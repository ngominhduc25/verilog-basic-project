==> flow/design.v <==
module traffic_light(
    input clk, en, rst_n,
    output reg red_light,
    output reg yellow_light,
    output reg green_light
);
    wire one_sec_tick;
    clock_div clk_div1(.clk(clk), .en(en), .rst_n(rst_n), .one_sec_tick(one_sec_tick));
    reg [5:0] sec_cnt;
    reg [1:0] state;
    localparam RED = 2'b00, YELLOW = 2'b01, GREEN = 2'b10, IDLE = 2'b11;
    initial begin
        red_light = 1;
        yellow_light = 0;
        green_light = 0;
        sec_cnt = 0; 
        state = IDLE;
    end
    always @(posedge clk or negedge rst_n) begin
        if(!rst_n) begin
            state <= RED;
            sec_cnt <= 18;
        end else if(!en) begin
            state <= IDLE; 
        end else if(en && one_sec_tick) begin
            if(sec_cnt == 0) begin
                case(state)
                    RED: begin
                        state <= GREEN;
                        sec_cnt <= 15;
                    end
                    GREEN: begin
                        state <= YELLOW;
                        sec_cnt <= 3;
                    end
                    YELLOW: begin
                        state <= RED;
                        sec_cnt <= 18;
                    end
                    IDLE: begin
                        state <= RED; 
                        sec_cnt <= 18; 
                    end
                endcase
            end else begin
                sec_cnt <= sec_cnt - 1;
            end
        end
    end
    always @(*) begin
        red_light = (state === RED);
        yellow_light = (state === YELLOW);
        green_light = (state === GREEN);
    end
endmodule
module clock_div #(parameter ONE_SEC = 10) (
    input clk, en, rst_n,
    output reg one_sec_tick
);
    reg [23:0] counter;
    initial begin
        counter = 0;
        one_sec_tick = 0;
    end
    always @(posedge clk) begin
        if(!rst_n) begin
            counter <= 0;
            one_sec_tick <= 0;
        end else if (en) begin
            if (counter == (ONE_SEC - 1)) begin
                counter <= 0;
                one_sec_tick <= 1; 
            end else begin
                counter <= counter + 1;
                one_sec_tick <= 0; 
            end
        end
    end
endmodule
# [From RTL to reports: traffic_light]
# What the tools print for traffic_light, step after step.
# Lines are those of the file above, counted from 1.
# Operators carry their Yosys type and port widths (W data, S select, Z words).
# Library cell names are shortened.
# Not given: -
[setup] design="traffic_light" clock_port="clk" cell_library="sky130hd" corner="tt_025C_1v80"

# [Word-level counts]
# Yosys after proc, flatten, opt, wreduce and memory -nomap, before mapping. Memory bits, and registers merged into a memory's read port (data or address), are not among the register bits. Print and check cells are not counted. Equal cells are merged and count once.
[bits] regBits=33 in_bits=3 output_inout_bits=3 elab_cells=29
[op_classes] addsub=2 eq_ne=9 n_mux=8 reduce_logical=6
[ops] operator="$add A24 B1 Y24 const B" count=1
[ops] operator="$eq A24 B4 Y1 const B" count=1
[ops] operator="$mux W24" count=1
[ops] operator="$pmux W6 S3" count=1
[ops] operator="$sub A6 B1 Y6 const B" count=1
[ops] operator="$logic_not A6 Y1" count=1
[ops] operator="$pmux W2 S3" count=1
[ops] operator="$mux W6" count=1
[ops] operator="$mux W2" count=3
[ops] operator="$eqx A2 B1 Y1 const B" count=2
[ops] operator="$ne A2 B1 Y1 const B" count=2
[ops] operator="$eq A2 B2 Y1 const B" count=2
[ops] operator="$reduce_and A2 Y1" count=2
[ops] operator="$eq A2 B1 Y1 const B" count=1
[ops] operator="$eqx A2 B2 Y1 const B" count=1
[ops] operator="$logic_not A2 Y1" count=1
[ops] operator="$reduce_or A2 Y1" count=1
[ops] operator="$logic_and A1 B1 Y1" count=1
[ops] operator="$mux W1" count=1

# [Longest topological paths]
# Longest topological path by Yosys (ltp), each cell counted once; first at word level (registers and memories cut), then after technology mapping (sequential cells cut; the memories' decode and read muxes count).
[logic_depth] depth_word=6 ABC_AREA=0 ltp_mapped=7 depth_no_buf=6

# [Mapped cells and area]
# The flow's flattened synthesis, as Yosys stat reports it; memories are mapped. The netlist is that of the ABC_AREA named above (0 if unset); the other value can give another one.
# The area totals of this step are shown rounded.
[mapped] stdcells=195 area_um2=1660 seq_area_um2=703 flip_flops=33 buf_cells=5
[by_type] type="dfxtp_1" count=25 area_total_um2=500.48
[by_type] type="dfrtp_1" count=6 area_total_um2=150.144
[by_type] type="xnor2_1" count=8 area_total_um2=70.067
[by_type] type="nor2_1" count=18 area_total_um2=67.565
[by_type] type="a21oi_1" count=13 area_total_um2=65.062
[by_type] type="nand3_1" count=13 area_total_um2=65.062
[by_type] type="nand2_1" count=17 area_total_um2=63.811
[by_type] type="nor4_1" count=10 area_total_um2=62.56
[by_type] type="dfstp_2" count=2 area_total_um2=52.55
[by_type] type="ha_1" count=4 area_total_um2=50.048
[by_type] type="o21ai_0" count=10 area_total_um2=50.048
[by_type] type="nand4_1" count=7 area_total_um2=43.792
[by_type] type="or3_1" count=7 area_total_um2=43.792
[by_type] type="inv_1" count=11 area_total_um2=41.29
[by_type] type="or4_1" count=4 area_total_um2=30.029
[by_type] type="xor2_1" count=3 area_total_um2=26.275
[by_type] type="nor3_1" count=5 area_total_um2=25.024
[by_type] type="nand4_4" count=1 area_total_um2=21.27
# Not listed: further types 20, cells in them 31.
# The figures by module come from a second, unflattened synthesis with its own total; it is not the netlist above.
[hier_totals] cells_unflattened=187 area_unflattened_um2=1670
# Rows give one instance, submodules left out.
[by_module] module="clock_div" n_inst=1 n_cells=140 mod_area_um2=1200 mod_seq_area_um2=500
[by_module] module="traffic_light" n_inst=1 n_cells=47 mod_area_um2=467 mod_seq_area_um2=203

# [Worst setup path after synthesis]
# OpenSTA on the mapped netlist: ideal clock, no wires. The path of least setup slack (recovery checks aside). Input and output delay are each 20% of the period. Register names are those of the netlist, which keeps one name where synthesis merged equal registers.
[synth_path] kind="reg-to-reg" startpoint="reg clk_div1.counter[0]" endpoint="reg clk_div1.counter[22]" period_ps=2000 setup_time_ps=70 t_first_pin_ps=0 t_arrival_ps=1928 required_ps=1930 slack_ps=2 delay_ps=1998 path_stages=7 period_less_setup_slack_ps=1998
# "delay_ps" = arrival - input delay + setup time.
# "path_stages": output pins that drive a net of the path, with the launching flip-flop's if there is one; two outputs of one cell count as two.
# "period_less_setup_slack_ps" = period - worst setup slack (recovery checks aside). The figure is calculated, with input and output delays left at 20% of the set period.
# The rows between start and end are the longest chain of elaborated cells between them; the timing report does not say that the signal goes this way. Where chains are equally long, one stands for them.
# Each line given opens the expression or statement behind the cell; cells for indexed reads and writes are added by Yosys, which also makes memories of some case tables.
# At most two assigning lines are given for a register; there are more.
[synth_between] path_cell_list="dfxtp_1 ha_1 nand4_1 or4_1 buf_2 or4_1 a21oi_1" elab_chain_len=2 cone_cells=3 cone_lines=2 cone_classes="1 x add/sub; 1 x eq/ne; 1 x mux"
[synth_rtl] item="from (decl)" line=60 rtl="reg [23:0] counter;"
[synth_rtl] item="from (assign)" line=67 rtl="counter <= 0;"
[synth_rtl] item="from (assign)" line=74 rtl="counter <= counter + 1;"
[synth_rtl] item="$add A24 B1 Y24" line=74
[synth_rtl] item="$mux W24" line=70 rtl="if (counter == (ONE_SEC - 1)) begin"
[synth_rtl] item="to (assign)" line=71 rtl="counter <= 0;"
[synth_rtl] item="to (assign)" line=74
[synth_rtl] item="to (decl)" line=60

# [Path in the finished layout]
# From the final timing report of flow run 1: the path of least setup slack in the routed layout; clock arrival at registers is part of the times.
# The report prints the path's times to 10 ps; the period is as set.
[layout_path] kind="reg-to-reg" startpoint="reg clk_div1.counter[0]" endpoint="reg clk_div1.counter[22]" period_ps=1700 setup_time_ps=60 t_first_pin_ps=280 t_arrival_ps=2070 required_ps=1910 slack_ps=-160 path_stages=6
# The rows between start and end are the longest chain of elaborated cells between them; the timing report does not say that the signal goes this way. Where chains are equally long, one stands for them.
# At most two assigning lines are given for a register; there are more.
[layout_between] path_cell_list="dfxtp_4 ha_4 nand4_1 or4_4 or4_1 a21oi_1" elab_chain_len=2 cone_cells=3 cone_lines=2 cone_classes="1 x add/sub; 1 x eq/ne; 1 x mux"
[layout_rtl] item="from (decl)" line=60 rtl="reg [23:0] counter;"
[layout_rtl] item="from (assign)" line=67 rtl="counter <= 0;"
[layout_rtl] item="from (assign)" line=74 rtl="counter <= counter + 1;"
[layout_rtl] item="$add A24 B1 Y24" line=74
[layout_rtl] item="$mux W24" line=70 rtl="if (counter == (ONE_SEC - 1)) begin"
[layout_rtl] item="to (assign)" line=71 rtl="counter <= 0;"
[layout_rtl] item="to (assign)" line=74
[layout_rtl] item="to (decl)" line=60

Module traffic_light, platform sky130hd: 2 stored runs of the flow (Yosys, OpenROAD) with differing settings, in no particular order. Input and output delays are each 20% of the period that was set; the output load is 0.01 pF.
"period_reached_ps": clock period set for the run, less the worst setup slack. It is reckoned from that one timing run; input and output delays stay at 20% of the period that was set.
By "worst_path_time_ps" is meant the share of the clock period that the worst setup path is allowed (20% is reserved at inputs, 20% at outputs), minus its slack. Clock arrival times at its registers enter into it.
By "power_uw" is meant OpenSTA's value without simulated activity: inputs other than the clock are taken to toggle once in ten clock periods, and the tool carries that through the logic.
"worst_path_time_ps" is given in steps of 10 ps.
The measured numbers are rounded.

[flow] flow run 1: files
==> flow/run.sh <==
#!/bin/bash
# the make line also repeats the synthesis and layout settings of config.mk as NAME=value (left out here)
make -C /OpenROAD-flow-scripts/flow DESIGN_CONFIG=/design/flow/config.mk WORK_HOME=/design/flow/orfs CLKGATE_MAP_FILE= finish
==> flow/config.mk <==
export PLATFORM = sky130hd
export DESIGN_NAME = traffic_light
export DESIGN_NICKNAME = traffic_light
export VERILOG_FILES = /design/flow/design.v
export SDC_FILE = /design/flow/constraint.sdc
export NUM_CORES = 4
export LEC_CHECK = 0
export CAP_MARGIN = 20
export CORE_MARGIN = 8
export CORE_UTILIZATION = 28
export GPL_TIMING_DRIVEN = 0
export HOLD_SLACK_MARGIN = -0.09
export SETUP_SLACK_MARGIN = 0.02
export SLEW_MARGIN = 5
==> flow/constraint.sdc <==
create_clock -name core_clock -period 1.7 [get_ports {clk}]
set_input_delay 0.3400 -clock core_clock [delete_from_list [all_inputs] [get_ports {clk}]]
set_output_delay 0.3400 -clock core_clock [all_outputs]
set_load 0.01 [all_outputs]

[flow] flow run 1: metrics
[metrics] worst_path_time_ps = 1860
[metrics] worstPathKind = reg-to-reg
[metrics] util_frac = 0.398
[metrics] total_die_area_um2 = 8640
[metrics] power_uw = 1480
[metrics] period_reached_ps = 1855
[metrics] post_route_stdcell_area_um2 = 2310
[metrics] tns_setup_ps = -715
[metrics] setup_worst_slack_ps = -155
[metrics] synthesis_area_um2 = 1660

[flow] flow run 2: files
==> flow/run.sh <==
#!/bin/bash
# the make line also repeats the synthesis and layout settings of config.mk as NAME=value (left out here)
make -C /OpenROAD-flow-scripts/flow DESIGN_CONFIG=/design/flow/config.mk WORK_HOME=/design/flow/orfs CLKGATE_MAP_FILE= finish
==> flow/config.mk <==
export PLATFORM = sky130hd
export DESIGN_NAME = traffic_light
export DESIGN_NICKNAME = traffic_light
export VERILOG_FILES = /design/flow/design.v
export SDC_FILE = /design/flow/constraint.sdc
export NUM_CORES = 4
export LEC_CHECK = 0
export CAP_MARGIN = 30
export CORE_ASPECT_RATIO = 0.98
export CORE_MARGIN = 5
export CORE_UTILIZATION = 27
export GPL_TIMING_DRIVEN = 0
export MIN_ROUTING_LAYER = met1
export PLACE_DENSITY = 0.57
export SLEW_MARGIN = 25
export TNS_END_PERCENT = 5
==> flow/constraint.sdc <==
create_clock -name core_clock -period 1.9 [get_ports {clk}]
set_input_delay 0.3800 -clock core_clock [delete_from_list [all_inputs] [get_ports {clk}]]
set_output_delay 0.3800 -clock core_clock [all_outputs]
set_load 0.01 [all_outputs]

[flow] flow run 2: metrics
[metrics] period_reached_ps = 1849
[metrics] tns_setup_ps = 0
[metrics] post_route_stdcell_area_um2 = 2080
[metrics] total_die_area_um2 = 7810
[metrics] synthesis_area_um2 = 1660
[metrics] setup_worst_slack_ps = 51
[metrics] util_frac = 0.348
[metrics] power_uw = 1380
[metrics] worst_path_time_ps = 1470
[metrics] worstPathKind = reg-to-output
